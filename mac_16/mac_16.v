==> flow/design.v <==
module add_64 (
	a, 	 
	b,	 
	op	 
);
input [63:0] a,b;
output [63:0] op;
assign op = a + b;	 
endmodule
module mult_16_V1 (
	 a,b, op
);
input [15:0] a,b;
output [31:0] op;
reg [31:0] op = 0;
integer i;
always @(a or b)
begin
	op = 0;
	for (i = 0; i < 16; i=i+1) 
		if(b[i]== 1'b1)
			op = op + (a << i);
end
endmodule
module mac_16 (
 clk,clk_en, dataa, datab, out    
);
input clk, clk_en;
input [15:0] datab, dataa;
output [63:0] out;		 
reg [63:0] out = 0;
wire [31:0] a;
wire [63:0] c;
add_64 a1(.a(a),.b(out),.op(c));
mult_16_V1 m1(.a(dataa),.b(datab),.op(a));
always @(posedge clk)
begin
	if(clk_en)
		out <= c;
	$monitor("dataa = %d, datab = %d, c = %d, a = %d, clk = %d",dataa, datab, c, a,clk);
end
endmodule
From RTL to reports: mac_16
Tool output for the design above, in the order of the flow.
Line numbers count from 1 in the design file above.
{ "setup": {"top_module": "mac_16", "clk_port": "clk", "lib": "sky130hd", "pvt_corner": "tt_025C_1v80"} }

Word level
Counts by Yosys on the flattened word-level netlist (proc, flatten, opt, wreduce; memories kept). Register bits leave out memories and registers merged into their read ports (data or address); mux counts leave out enables and synchronous resets folded into registers. Print and check cells are left out. Cells with the same type and inputs are merged into one.
{ "bits": {"regBits": 64, "latch_bits": 0, "ram_bits": 0, "rom_bits": 0, "clocked_rd_ports_x_width": 0, "n_memories": 0, "inputBits": 34, "output_inout_bits": 64, "word_cells": 33} }
{ "classes": {"n_addsub": 16, "n_mul": 0, "div": 0, "cmp": 0, "equal": 0, "shifts": 0, "n_mux": 16, "logic": 0, "reduce_logical": 0} }
{ "op_table": {"columns": ["cell", "n"], "rows": [
  ["two-way mux 32 bit", 15],
  ["adder 32 x 64 -> 64 bit", 1],
  ["adder 32 x 17 -> 32 bit", 1],
  ["adder 32 x 18 -> 32 bit", 1],
  ["adder 32 x 19 -> 32 bit", 1],
  ["adder 32 x 20 -> 32 bit", 1],
  ["adder 32 x 21 -> 32 bit", 1],
  ["adder 32 x 22 -> 32 bit", 1],
  ["adder 32 x 23 -> 32 bit", 1],
  ["adder 32 x 24 -> 32 bit", 1],
  ["adder 32 x 25 -> 32 bit", 1],
  ["adder 32 x 26 -> 32 bit", 1],
  ["adder 32 x 27 -> 32 bit", 1],
  ["adder 32 x 28 -> 32 bit", 1],
  ["adder 32 x 29 -> 32 bit", 1],
  ["adder 32 x 30 -> 32 bit", 1],
  ["adder 32 x 31 -> 32 bit", 1],
  ["two-way mux 16 bit", 1]
]} }

Longest topological paths
Longest topological path by Yosys (ltp), each cell counted once; first at word level (registers and memories cut), then after technology mapping (sequential cells cut; the memories' decode and read muxes count).
{ "depth": {"depth_word": 32, "abc_area": 0, "ltp_mapped": 127, "depth_no_buf": 124} }

Mapped cells and area
Source: synth_stat.txt of the flow (Yosys; design flattened, memories mapped). It holds for the ABC_AREA given above (unset counts as 0); a run with the other value may have another netlist.
{ "synth_totals": {"stdcells": 2639, "area_um2": 19497.4, "seqArea_um2": 1921.8, "flip_flops": 64, "buffers": 73} }
{ "by_type": {"columns": ["type", "n"], "rows": [
  ["sky130_fd_sc_hd__ha_1", 295],
  ["sky130_fd_sc_hd__edfxtp_1", 64],
  ["sky130_fd_sc_hd__a21oi_1", 227],
  ["sky130_fd_sc_hd__nand2_1", 272],
  ["sky130_fd_sc_hd__xnor2_1", 105],
  ["sky130_fd_sc_hd__nor2_1", 229],
  ["sky130_fd_sc_hd__xor2_1", 97],
  ["sky130_fd_sc_hd__o21ai_0", 159],
  ["sky130_fd_sc_hd__a21o_1", 86],
  ["sky130_fd_sc_hd__o21a_1", 66],
  ["sky130_fd_sc_hd__mux2_2", 42],
  ["sky130_fd_sc_hd__inv_1", 108],
  ["sky130_fd_sc_hd__nor3_1", 80],
  ["sky130_fd_sc_hd__fa_1", 16],
  ["sky130_fd_sc_hd__nand3_1", 62],
  ["sky130_fd_sc_hd__a211oi_1", 40],
  ["sky130_fd_sc_hd__mux2i_1", 28],
  ["sky130_fd_sc_hd__nand2b_1", 41]
]} }
Other cell types: 69; their cells: 622.
By module: a second synthesis without flattening, with its own total; a netlist apart from the flattened one above.
{ "unflattened": {"cells_unflattened": 2732, "hier_area_um2": 20455.9} }
Rows give one instance, submodules left out.
{ "modules": {"columns": ["mod", "n_inst", "n_cells", "area_um2", "mod_seq_area_um2"], "rows": [
  ["mult_16_V1", 1, 2092, 14609.0, 0.0],
  ["add_64", 1, 575, 3921.3, 0.0],
  ["mac_16", 1, 65, 1925.6, 1921.8]
]} }

Timing after synthesis
OpenSTA on the mapped netlist: ideal clock, no wires. The path of least setup slack (recovery checks aside). Input and output delay are each 20% of the period. Register names are those of the netlist, which keeps one name where synthesis merged equal registers.
{ "synth_path": {"kind": "in2reg", "from": "in datab[0]", "to": "reg out[54]", "clock_period_ns": 24.9, "setup_time_ns": 0.271, "launch_ns": 4.980, "arrival_time_ns": 26.262, "required_ns": 24.629, "slack_ns": -1.633, "path_delay_ns": 21.553, "path_stages": 113, "period_less_setup_slack_ns": 26.533} }
"path_delay_ns" is the arrival time less input delay plus setup time.
"path_stages": output pins that drive a net of the path, with the launching flip-flop's if there is one; two outputs of one cell count as two.
"period_less_setup_slack_ns" = period - worst setup slack (recovery checks aside). The figure is calculated, with input and output delays left at 20% of the set period.
Between the ends stands the longest chain of elaborated cells between them, by number of cells; it is not shown to be the way that was timed. Of several equally long chains one is given.
Each line given opens the expression or statement behind the cell; cells for indexed reads and writes are added by Yosys, which also makes memories of some case tables.
{ "synth_via": {"path_cell_list": "sky130_fd_sc_hd__clkbuf_1 -> sky130_fd_sc_hd__clkbuf_1 -> sky130_fd_sc_hd__and2_1 -> sky130_fd_sc_hd__ha_1 -> sky130_fd_sc_hd__fa_1 -> sky130_fd_sc_hd__and3_1 -> sky130_fd_sc_hd__a311oi_2 -> sky130_fd_sc_hd__o21bai_1 -> sky130_fd_sc_hd__xor2_1 -> sky130_fd_sc_hd__a21oi_1 -> sky130_fd_sc_hd__inv_1 -> sky130_fd_sc_hd__ha_1 -> sky130_fd_sc_hd__a21o_1 -> sky130_fd_sc_hd__or3_4 -> sky130_fd_sc_hd__o21ai_4 -> sky130_fd_sc_hd__nand2_1 -> sky130_fd_sc_hd__mux2i_1 -> sky130_fd_sc_hd__or3_1 -> [77 not listed] -> sky130_fd_sc_hd__nand2_1 -> sky130_fd_sc_hd__a21boi_0 -> sky130_fd_sc_hd__inv_1 -> sky130_fd_sc_hd__ha_1 -> sky130_fd_sc_hd__a21o_1 -> sky130_fd_sc_hd__a31o_2 -> sky130_fd_sc_hd__xnor2_1 -> sky130_fd_sc_hd__nand2_1 -> sky130_fd_sc_hd__o21a_1 -> sky130_fd_sc_hd__ha_1 -> sky130_fd_sc_hd__nor2b_1 -> sky130_fd_sc_hd__o21ai_0 -> sky130_fd_sc_hd__nand2b_1 -> sky130_fd_sc_hd__a211o_1 -> sky130_fd_sc_hd__o22ai_1 -> sky130_fd_sc_hd__clkbuf_1 -> sky130_fd_sc_hd__nor4_1 -> sky130_fd_sc_hd__xor2_1", "elab_chain_cells": 32, "cone_cells": 32, "cone_lines": 3, "classes_between": "add/sub (16); mux (16)"} }
{ "synth_rtl": {"columns": ["item", "line", "text"], "rows": [
  ["start, declared", 29, "input [15:0] datab, dataa;"],
  ["two-way mux 16 bit", 21, "if(b[i]== 1'b1)"],
  ["adder 32 x 17 -> 32 bit", 22, "op = op + (a << i);"],
  ["two-way mux 32 bit", 21, null],
  ["adder 32 x 18 -> 32 bit", 22, null],
  ["two-way mux 32 bit", 21, null],
  ["adder 32 x 19 -> 32 bit", 22, null],
  ["two-way mux 32 bit", 21, null],
  ["[18 not listed]", null, null],
  ["adder 32 x 29 -> 32 bit", 22, null],
  ["two-way mux 32 bit", 21, null],
  ["adder 32 x 30 -> 32 bit", 22, null],
  ["two-way mux 32 bit", 21, null],
  ["adder 32 x 31 -> 32 bit", 22, null],
  ["two-way mux 32 bit", 21, null],
  ["adder 32 x 64 -> 64 bit", 8, "assign op = a + b;"],
  ["end, assigned", 39, "out <= c;"],
  ["end, declared", 30, "output [63:0] out;"]
]} }

==> results <==
Settings of 2 stored flow runs for module mac_16 (sky130hd), not sorted in any way. The constraints put input and output delay at 20% of the set period each and load the outputs with 0.01 pF.
[
  {
    "run": "run 1",
    "settings": { "period_ns": 25.4, "CORE_UTILIZATION": 54, "PLACE_DENSITY_LB_ADDON": 0.01, "CORE_ASPECT_RATIO": 0.71, "GPL_TIMING_DRIVEN": 0, "CTS_CLUSTER_DIAMETER": 29, "MIN_ROUTING_LAYER": "met2", "CAP_MARGIN": 20, "CORE_MARGIN": 2, "SLEW_MARGIN": 20 },
    "outcome": "not finished: routing ended with error GRT-0116"
  },
  {
    "run": "run 2",
    "settings": { "period_ns": 47.7, "CORE_UTILIZATION": 47, "SETUP_SLACK_MARGIN": 5.0, "CELL_PAD_IN_SITES_GLOBAL_PLACEMENT": 3, "CELL_PAD_IN_SITES_DETAIL_PLACEMENT": 0, "GPL_TIMING_DRIVEN": 1, "CTS_CLUSTER_SIZE": 64, "CTS_CLUSTER_DIAMETER": 117, "MIN_ROUTING_LAYER": "met2", "MAX_ROUTING_LAYER": "met5", "CAP_MARGIN": 20, "CORE_MARGIN": 2, "SLEW_MARGIN": 20 },
    "outcome": "not finished: placement ended with error GPL-0301"
  }
]
